==> flow/design.v <==
`default_nettype none
module i2c_master#
    (
        parameter T_CLK = 10
    ) 
    (
    input  wire       i_clk,          
    input  wire       i_rstn,         
    input  wire       i_wr,
    input  wire       i_rd,
    input  wire [6:0] i_slave_addr,    
    input  wire [7:0] i_reg_addr,      
    input  wire [7:0] i_wdata,         
    output reg  [7:0] o_rdata,         
    output reg        o_busy,          
    output reg        o_rdata_valid,   
    output reg        o_nack_slave,    
    output reg        o_nack_addr,     
    output reg        o_nack_data,     
    input  wire       i_scl,
    input  wire       i_sda,
    output reg        o_scl,
    output reg        o_sda   
);
    localparam T_SU_STA = 600/T_CLK;   
    localparam T_HD_STA = 600/T_CLK;   
    localparam T_LOW    = 1300/T_CLK;  
    localparam T_HIGH   = 600/T_CLK;   
    localparam T_HD_DAT = 300/T_CLK;   
    localparam T_SU_DAT = 100/T_CLK;   
    localparam T_SU_STO = 600/T_CLK;   
    localparam TIMER_WIDTH = $clog2(T_LOW);
    reg [TIMER_WIDTH-1:0] timer     = 0;
    reg [TIMER_WIDTH-1:0] nxt_timer = 0;
    localparam STATE_INITIAL    = 0,
               STATE_IDLE       = 1,
               STATE_START      = 2,
               STATE_BIT1       = 3,
               STATE_BIT2       = 4,
               STATE_BIT3       = 5,
               STATE_STOP       = 6,
               STATE_TIMER      = 7; 
    reg [3:0] STATE = STATE_INITIAL;
    reg [3:0] NEXT_STATE;
    reg [3:0] RETURN_STATE;
    reg [3:0] NEXT_RETURN_STATE;
    reg [26:0] sda_txqueue;
    reg [26:0] nxt_sda_txqueue;
    reg [7:0]  read_sr;
    reg [7:0]  nxt_read_sr;
    reg [4:0]  bit_counter;
    reg [4:0]  nxt_bit_counter;
    reg        load_r;
    reg        r_wr;
    reg        r_rd;
    reg [6:0]  r_slave_addr;
    reg [7:0]  r_reg_addr;
    reg [7:0]  r_wdata;
    reg nxt_scl_o;
    reg nxt_sda_o;
    reg [7:0] nxt_rdata;
    reg nxt_busy;
    reg nxt_rdata_valid;
    reg nxt_nack_slave;
    reg nxt_nack_addr;
    reg nxt_nack_data;
    reg wr_cycle;
    reg nxt_wr_cycle;
    reg repeat_start;
    reg nxt_repeat_start;
    reg [3:0] scl_sr = {4{1'b1}};
    reg [3:0] sda_sr = {4{1'b1}};
    reg scl_db = 1;    
    reg sda_db = 1;    
    always@(posedge i_clk or negedge i_rstn) begin
        if(!i_rstn) begin
            scl_sr <= {4{1'b1}};
            sda_sr <= {4{1'b1}};
            scl_db <= 1;
            sda_db <= 1;
        end
        else begin
            scl_sr <= {scl_sr[2:0], i_scl};
            sda_sr <= {sda_sr[2:0], i_sda};
            if(scl_sr == {4{1'b1}}) 
                scl_db <= 1;
            else if (scl_sr == 4'b0)
                scl_db <= 0;
            if(sda_sr == {4{1'b1}}) 
                sda_db <= 1;
            else if (sda_sr == 4'b0)
                sda_db <= 0;
        end
    end
    always@* begin
        nxt_scl_o         = o_scl;           
        nxt_sda_o         = o_sda;           
        load_r            = 0;
        nxt_wr_cycle      = wr_cycle;
        nxt_sda_txqueue   = sda_txqueue;
        nxt_read_sr       = read_sr;
        nxt_bit_counter   = bit_counter;
        nxt_rdata         = o_rdata;
        nxt_busy          = o_busy;
        nxt_rdata_valid   = o_rdata_valid;
        nxt_nack_slave    = o_nack_slave;
        nxt_nack_addr     = o_nack_addr;
        nxt_nack_data     = o_nack_data;
        nxt_timer         = timer;
        NEXT_STATE        = STATE;
        NEXT_RETURN_STATE = RETURN_STATE;
        case(STATE)
            STATE_INITIAL: begin
                nxt_scl_o         = 1;
                nxt_sda_o         = 1;
                nxt_timer         = T_SU_STA;
                NEXT_STATE        = STATE_TIMER;
                NEXT_RETURN_STATE = STATE_IDLE;
            end
            STATE_IDLE: begin
                nxt_scl_o      = 1;
                nxt_sda_o      = 1;
                nxt_busy       = 0;
                nxt_nack_slave = 0;
                nxt_nack_addr  = 0;
                nxt_nack_data  = 0;
                if((i_wr || i_rd) && (!o_busy)) begin
                    nxt_rdata_valid  = (~i_rd);
                    nxt_busy         = 1;
                    load_r           = 1;
                    nxt_wr_cycle     = 1;
                    NEXT_STATE       = STATE_START;
                end
            end
            STATE_START: begin
                nxt_sda_o       = 0;
                nxt_bit_counter = 0;
                if(i_rd) begin
                    if(wr_cycle) 
                        nxt_sda_txqueue = {i_slave_addr,  
                                           1'b0,          
                                           1'b1,          
                                           i_reg_addr,    
                                           1'b1,          
                                           9'b0};         
                    else 
                        nxt_sda_txqueue = {i_slave_addr,  
                                           1'b1,          
                                           1'b1,          
                                           8'hff,         
                                           1'b1,          
                                           9'b0};         
                end
                else begin
                    nxt_sda_txqueue = {i_slave_addr,  
                                       1'b0,          
                                       1'b1,          
                                       i_reg_addr,    
                                       1'b1,          
                                       i_wdata,       
                                       1'b1};         
                end
                nxt_timer         = T_HD_STA;
                NEXT_STATE        = (!sda_db) ? STATE_TIMER : STATE_START;
                NEXT_RETURN_STATE = STATE_BIT1;
            end
            STATE_BIT1: begin
                nxt_scl_o         = 0;
                nxt_timer         = T_HD_DAT;
                NEXT_STATE        = (!scl_db) ? STATE_TIMER : STATE_BIT1;
                NEXT_RETURN_STATE = STATE_BIT2;
            end
            STATE_BIT2: begin
                nxt_sda_o         = sda_txqueue[26]; 
                nxt_sda_txqueue   = {sda_txqueue[25:0], 1'b0}; 
                nxt_timer         = T_LOW;
                NEXT_STATE        = STATE_TIMER;
                NEXT_RETURN_STATE = STATE_BIT3;
            end
            STATE_BIT3: begin
                nxt_scl_o       = 1;
                nxt_timer       = T_HIGH;
                if(scl_db) begin
                    nxt_bit_counter = bit_counter + 1;
                    if(bit_counter == 8) begin
                        nxt_nack_slave = sda_db;
                    end
                    else if ((bit_counter == 17) & wr_cycle) begin
                        nxt_nack_addr = sda_db;
                    end
                    else if(bit_counter == 26) begin
                        nxt_nack_data = sda_db;
                    end
                    if( ((bit_counter == 18) & (r_rd)) || (bit_counter == 27)) begin
                        nxt_timer         = T_SU_STO;
                        NEXT_STATE        = STATE_TIMER;
                        NEXT_RETURN_STATE = STATE_STOP;
                    end
                    else begin
                        if((bit_counter != 17) && (r_rd)) begin
                            nxt_read_sr = {read_sr[6:1], sda_db};
                        end
                        nxt_timer         = T_HIGH;
                        NEXT_STATE        = STATE_TIMER;
                        NEXT_RETURN_STATE = STATE_BIT1;
                    end 
                end
            end
            STATE_STOP: begin
                nxt_sda_o = 1;
                if(sda_db) begin
                    if(r_rd) begin
                        if(wr_cycle) begin
                            if(r_rd) begin
                                nxt_timer = T_SU_STA - T_SU_STO;
                            end
                            else begin
                                nxt_timer = T_SU_STA;
                            end
                            NEXT_RETURN_STATE = STATE_START;
                        end
                        else begin
                            nxt_rdata         = read_sr;
                            nxt_rdata_valid   = 1;
                            nxt_timer         = T_SU_STA;
                            NEXT_RETURN_STATE = STATE_IDLE;
                        end
                        nxt_wr_cycle = 0;
                        NEXT_STATE   = STATE_TIMER;
                    end
                    else begin
                        nxt_rdata_valid   = 0;
                        nxt_timer         = T_SU_STA;
                        NEXT_STATE        = STATE_TIMER;
                        NEXT_RETURN_STATE = STATE_IDLE;
                    end
                end
            end
            STATE_TIMER: begin
                if(timer <= 2) begin
                    NEXT_STATE = RETURN_STATE;
                end
                else begin
                    nxt_timer = (timer == 0) ? 0 : timer-1;
                end
            end
        endcase 
    end
    always@(posedge i_clk or negedge i_rstn) begin
        if(!i_rstn) begin
            o_rdata       <= 8'h0;
            o_busy        <= 0;
            o_rdata_valid <= 0;
            o_nack_slave  <= 0;
            o_nack_addr   <= 0;
            o_nack_data   <= 0;
            o_scl         <= 1;
            o_sda         <= 1;
            sda_txqueue   <= {27{1'b1}};
            read_sr       <= 8'h0;
            bit_counter   <= 5'h0;
            wr_cycle      <= 0;
            repeat_start  <= 0;
            r_wr          <= 0;
            r_rd          <= 0;
            r_slave_addr  <= 0;
            r_reg_addr    <= 0;
            r_wdata       <= 0;
            timer         <= 0;
            STATE         <= STATE_INITIAL;
            RETURN_STATE  <= STATE_IDLE;
        end
        else begin
            o_rdata       <= nxt_rdata;
            o_busy        <= nxt_busy;
            o_rdata_valid <= nxt_rdata_valid;
            o_nack_slave  <= nxt_nack_slave;
            o_nack_addr   <= nxt_nack_addr;
            o_nack_data   <= nxt_nack_data;
            o_scl         <= nxt_scl_o;
            o_sda         <= nxt_sda_o;
            sda_txqueue   <= nxt_sda_txqueue;
            read_sr       <= nxt_read_sr;
            bit_counter   <= nxt_bit_counter;
            wr_cycle      <= nxt_wr_cycle;
            repeat_start  <= nxt_repeat_start;
            timer         <= nxt_timer;
            if(load_r) begin
                r_wr         <= i_wr;
                r_rd         <= i_rd;
                r_slave_addr <= i_slave_addr;
                r_reg_addr   <= i_reg_addr;
                r_wdata      <= i_wdata;
            end
            STATE         <= NEXT_STATE;
            RETURN_STATE  <= NEXT_RETURN_STATE;
        end
    end
endmodule 
-- From RTL to reports: i2c_master
The steps from the RTL of i2c_master to its reports follow in flow order.
Line numbers count from 1 in the design file above.
Cell names lack the library's common part.
The mark n/a stands for no value.
- top module: i2c_master
- clock input: i_clk
- cell library: sky130hd
- corner: tt_025C_1v80

-- After elaboration
Counts by Yosys on the flattened word-level netlist (proc, flatten, opt, wreduce; memories kept). Register bits leave out memories and registers merged into their read ports (data or address). Print and check cells are left out. Cells with the same type and inputs are merged into one.
- noted register bits: 69
- bits of input ports at 29
- noted output and inout bits: 15
- elaborated cells at 143
- add/sub/neg operators: 2
- noted $lt $le $gt $ge: 1
- noted equal/unequal tests: 27
- muxes and demuxes at 53
- bitwise logic cells: 5
- reduce/logical cells: 35
- operators by type and width (cell ; number):
    parallel mux 27 bit (select 2 bit) ; 1
    parallel mux 8 bit (select 5 bit) ; 1
    2-to-1 mux 20 bit ; 2
    parallel mux 4 bit (select 7 bit) ; 1
    parallel mux 4 bit (select 6 bit) ; 1
    2-to-1 mux 8 bit ; 3
    2-to-1 mux 4 bit ; 6
    inequality test 2 bit with constant B ; 11
    2-to-1 mux 1 bit ; 22
    AND reduction 4 bit ; 5
    equality test 5 bit with constant B ; 4
    equality test 4 x 3 -> 1 bit with constant B ; 4
    nonzero test 2 bit ; 7
    zero test 4 bit ; 3
    2-to-1 mux 6 bit ; 2
    parallel mux 1 bit (select 2 bit) ; 6
    AND reduction 5 bit ; 2
    parallel mux 5 bit (select 2 bit) ; 1
    AND reduction 3 bit ; 3
    OR reduction 3 bit ; 3
    2-to-1 mux 3 bit ; 3
    equality test 4 x 2 -> 1 bit with constant B ; 2
    equality test 4 bit with constant B ; 2
    subtractor 8 x 1 -> 8 bit with constant B ; 1
    less-or-equal comparator 8 x 2 -> 1 bit with constant B ; 1
    zero test 8 bit ; 1
    nonzero test 7 bit ; 1
    nonzero test 6 bit ; 1
Not listed: further kinds 17, cells in them 23.

-- Longest topological paths
Yosys ltp: most cells in a row. Word level: on the elaborated netlist, between registers, memories and ports. Mapped: between sequential cells and ports; inverters and the memories' decode and read muxes count.
- word-level depth at 6
- ABC_AREA: 0
- depth in mapped cells at 8
- gate-level depth less buffers at 6

-- Synthesis result
Source: synth_stat.txt of the flow (Yosys; design flattened, memories mapped). It holds for the ABC_AREA given above (unset counts as 0); a run with the other value may have another netlist.
Totals and module areas in this step are rounded.
- noted cells in the netlist: 341
- cell area after synthesis at 0.0034 mm^2
- sequential area at 0.0017 mm^2
- flip-flops at 67
- noted buffer cells: 23
- cells by type (type ; number ; area in all (um^2)):
    dfstp_2 ; 40 ; 1.05E+03
    dfrtp_1 ; 27 ; 675.648
    nor2_1 ; 46 ; 172.666
    nand2_1 ; 35 ; 131.376
    o22ai_1 ; 20 ; 125.12
    ha_1 ; 7 ; 87.584
    a22oi_1 ; 10 ; 75.072
    buf_4 ; 9 ; 67.565
    mux2_2 ; 5 ; 56.304
    nand2b_1 ; 9 ; 56.304
    inv_1 ; 14 ; 52.55
    a21o_1 ; 6 ; 45.043
    a21oi_1 ; 9 ; 45.043
    nand4_1 ; 7 ; 43.792
    mux2i_1 ; 4 ; 40.038
    o21ai_0 ; 8 ; 40.038
    a211oi_1 ; 5 ; 37.536
    a31oi_1 ; 6 ; 37.536
Not listed: further types 42, cells in them 74.

-- Worst setup path after synthesis
OpenSTA on the mapped netlist: ideal clock, no wires. The path of least setup slack (recovery checks aside). Input and output delay are each 20% of the period. Register names are those of the netlist, which keeps one name where synthesis merged equal registers.
- kind: register to register
- start point: register timer[0]
- end point: register timer[1]
- period at 4.03 ns
- noted library setup time: 0.125 ns
- launch time at the first pin: 0.000 ns
- noted arrival: 1.679 ns
- required time: 3.905 ns
- path slack at 2.226 ns
- delay of the path at 1.804 ns
- noted stages: 9
- buffers on the path: 2
- period reached after synthesis: 1.804 ns
"delay of the path" = arrival - input delay + setup time.
"stages" counts driving pins, that of a launching flip-flop among them; a cell with two outputs on the path counts twice.
"period reached after synthesis" is the clock period less the worst setup slack; recovery checks do not enter. This is arithmetic on one report: input and output delays are still those of the set period (20% each).
The rows between start and end are the longest chain of elaborated cells between them; the timing report does not say that the signal goes this way. Where chains are equally long, one stands for them.
Each line given opens the expression or statement behind the cell; cells for indexed reads and writes are added by Yosys, which also makes memories of some case tables.
- cell sequence: dfrtp_1 inv_1 ha_1 nand2b_1 and4b_1 buf_2 or2_1 buf_6 mux2_4
- noted length of the longest elaborated chain: 4
- elaborated cells on any way between the ends: 8
- source lines of those cells: 3
- those cells by class: add/sub: 1; compare: 1; eq/ne: 1; mux: 3; reduce/logical: 2
- ends and longest elaborated chain, after synthesis (element ; line ; source):
    start: declaration ; 33 ; reg [TIMER_WIDTH-1:0] timer     = 0;
    start: assignment ; 269 ; timer         <= 0;
    start: assignment ; 287 ; timer         <= nxt_timer;
    subtractor 8 x 1 -> 8 bit ; 244 ; nxt_timer = (timer == 0) ? 0 : timer-1;
    2-to-1 mux 8 bit ; 244 ;
    2-to-1 mux 8 bit ; 240 ; if(timer <= 2) begin
    parallel mux 8 bit (select 5 bit) ; 112 ; case(STATE)
    end: assignment ; 269 ;
    end: assignment ; 287 ;
    end: declaration ; 33 ;

-- Timing after layout
From the final timing report of flow run 2: the path of least setup slack in the routed layout; clock arrival at registers is part of the times.
- kind: register to register
- start point: register STATE[1]
- end point: register timer[1]
- period at 3.42 ns
- noted library setup time: 0.11 ns
- launch time at the first pin: 0.33 ns
- noted arrival: 2.63 ns
- required time: 3.64 ns
- path slack at 1.01 ns
- noted stages: 5
- buffers on the path: 0
The rows between start and end are the longest chain of elaborated cells between them; the timing report does not say that the signal goes this way. Where chains are equally long, one stands for them.
- cell sequence: dfrtp_1 nand3_2 and4b_1 or2_1 mux2_4
- noted length of the longest elaborated chain: 4
- elaborated cells on any way between the ends: 13
- source lines of those cells: 1
- those cells by class: eq/ne: 8; mux: 1; reduce/logical: 4
- ends and longest elaborated chain, post-layout (element ; line ; source):
    start: declaration ; 43 ; reg [3:0] STATE = STATE_INITIAL;
    start: assignment ; 270 ; STATE         <= STATE_INITIAL;
    start: assignment ; 295 ; STATE         <= NEXT_STATE;
    equality test 4 x 3 -> 1 bit ; 112 ; case(STATE)
    OR reduction 3 bit ; n/a ;
    nonzero test 5 bit ; n/a ;
    AND reduction 3 bit ; n/a ;
    end: assignment ; 269 ; timer         <= 0;
    end: assignment ; 287 ; timer         <= nxt_timer;
    end: declaration ; 33 ; reg [TIMER_WIDTH-1:0] timer     = 0;

Hand-over note for i2c_master

i2c_master through Yosys and OpenROAD on sky130hd: 2 stored runs, unordered, with their settings and measured results. The constraints put input and output delay at 20% of the set period each and load the outputs with 0.01 pF.
By "period reached" is meant the clock period of the run minus its worst setup slack. This is arithmetic on one report: input and output delays are still those of the set period (20% each).
By "total power after layout" is meant OpenSTA's value without simulated activity: inputs other than the clock are taken to toggle once in ten clock periods, and the tool carries that through the logic.
Values from the reports are rounded here.

Flow run 1

==> flow/run.sh <==
#!/bin/bash
# the make line also repeats the synthesis and layout settings of config.mk as NAME=value (left out here)
make -C /OpenROAD-flow-scripts/flow DESIGN_CONFIG=/design/flow/config.mk WORK_HOME=/design/flow/orfs CLKGATE_MAP_FILE= finish
==> flow/config.mk <==
export PLATFORM = sky130hd
export DESIGN_NAME = i2c_master
export DESIGN_NICKNAME = i2c_master
export VERILOG_FILES = /design/flow/design.v
export SDC_FILE = /design/flow/constraint.sdc
export NUM_CORES = 4
export LEC_CHECK = 0
export CAP_MARGIN = 20
export CELL_PAD_IN_SITES_DETAIL_PLACEMENT = 2
export CELL_PAD_IN_SITES_GLOBAL_PLACEMENT = 3
export CORE_MARGIN = 5
export CORE_UTILIZATION = 60
export CTS_CLUSTER_SIZE = 52
export GPL_ROUTABILITY_DRIVEN = 0
export GPL_TIMING_DRIVEN = 0
export SETUP_SLACK_MARGIN = 0.16
export SLEW_MARGIN = 20
export TNS_END_PERCENT = 40
==> flow/constraint.sdc <==
create_clock -name core_clock -period 1.39 [get_ports {i_clk}]
set_input_delay 0.2780 -clock core_clock [delete_from_list [all_inputs] [get_ports {i_clk}]]
set_output_delay 0.2780 -clock core_clock [all_outputs]
set_load 0.01 [all_outputs]

Flow run 1: not finished: placement ended with error GPL-0301.

Flow run 2

==> flow/run.sh <==
#!/bin/bash
# the make line also repeats the synthesis and layout settings of config.mk as NAME=value (left out here)
make -C /OpenROAD-flow-scripts/flow DESIGN_CONFIG=/design/flow/config.mk WORK_HOME=/design/flow/orfs CLKGATE_MAP_FILE= finish
==> flow/config.mk <==
export PLATFORM = sky130hd
export DESIGN_NAME = i2c_master
export DESIGN_NICKNAME = i2c_master
export VERILOG_FILES = /design/flow/design.v
export SDC_FILE = /design/flow/constraint.sdc
export NUM_CORES = 4
export LEC_CHECK = 0
export ABC_AREA = 0
export CAP_MARGIN = 10
export CORE_MARGIN = 7
export CORE_UTILIZATION = 19
export CTS_CLUSTER_SIZE = 69
export MIN_ROUTING_LAYER = met2
export PLACE_DENSITY_LB_ADDON = 0.05
export SLEW_MARGIN = 20
==> flow/constraint.sdc <==
create_clock -name core_clock -period 3.42 [get_ports {i_clk}]
set_input_delay 0.6840 -clock core_clock [delete_from_list [all_inputs] [get_ports {i_clk}]]
set_output_delay 0.6840 -clock core_clock [all_outputs]
set_load 0.01 [all_outputs]

Measured in flow run 2:
- noted the period reached: 2.406 ns
- noted the netlist area reported by Yosys: 0.0034 mm^2
- noted the std-cell area (final layout): 0.0042 mm^2
- worst setup slack after layout: 1.0 ns
- total power after layout: 3.6 mW
- noted the setup TNS: 0.000 ns
- noted the area of the die: 0.022 mm^2

End of note.
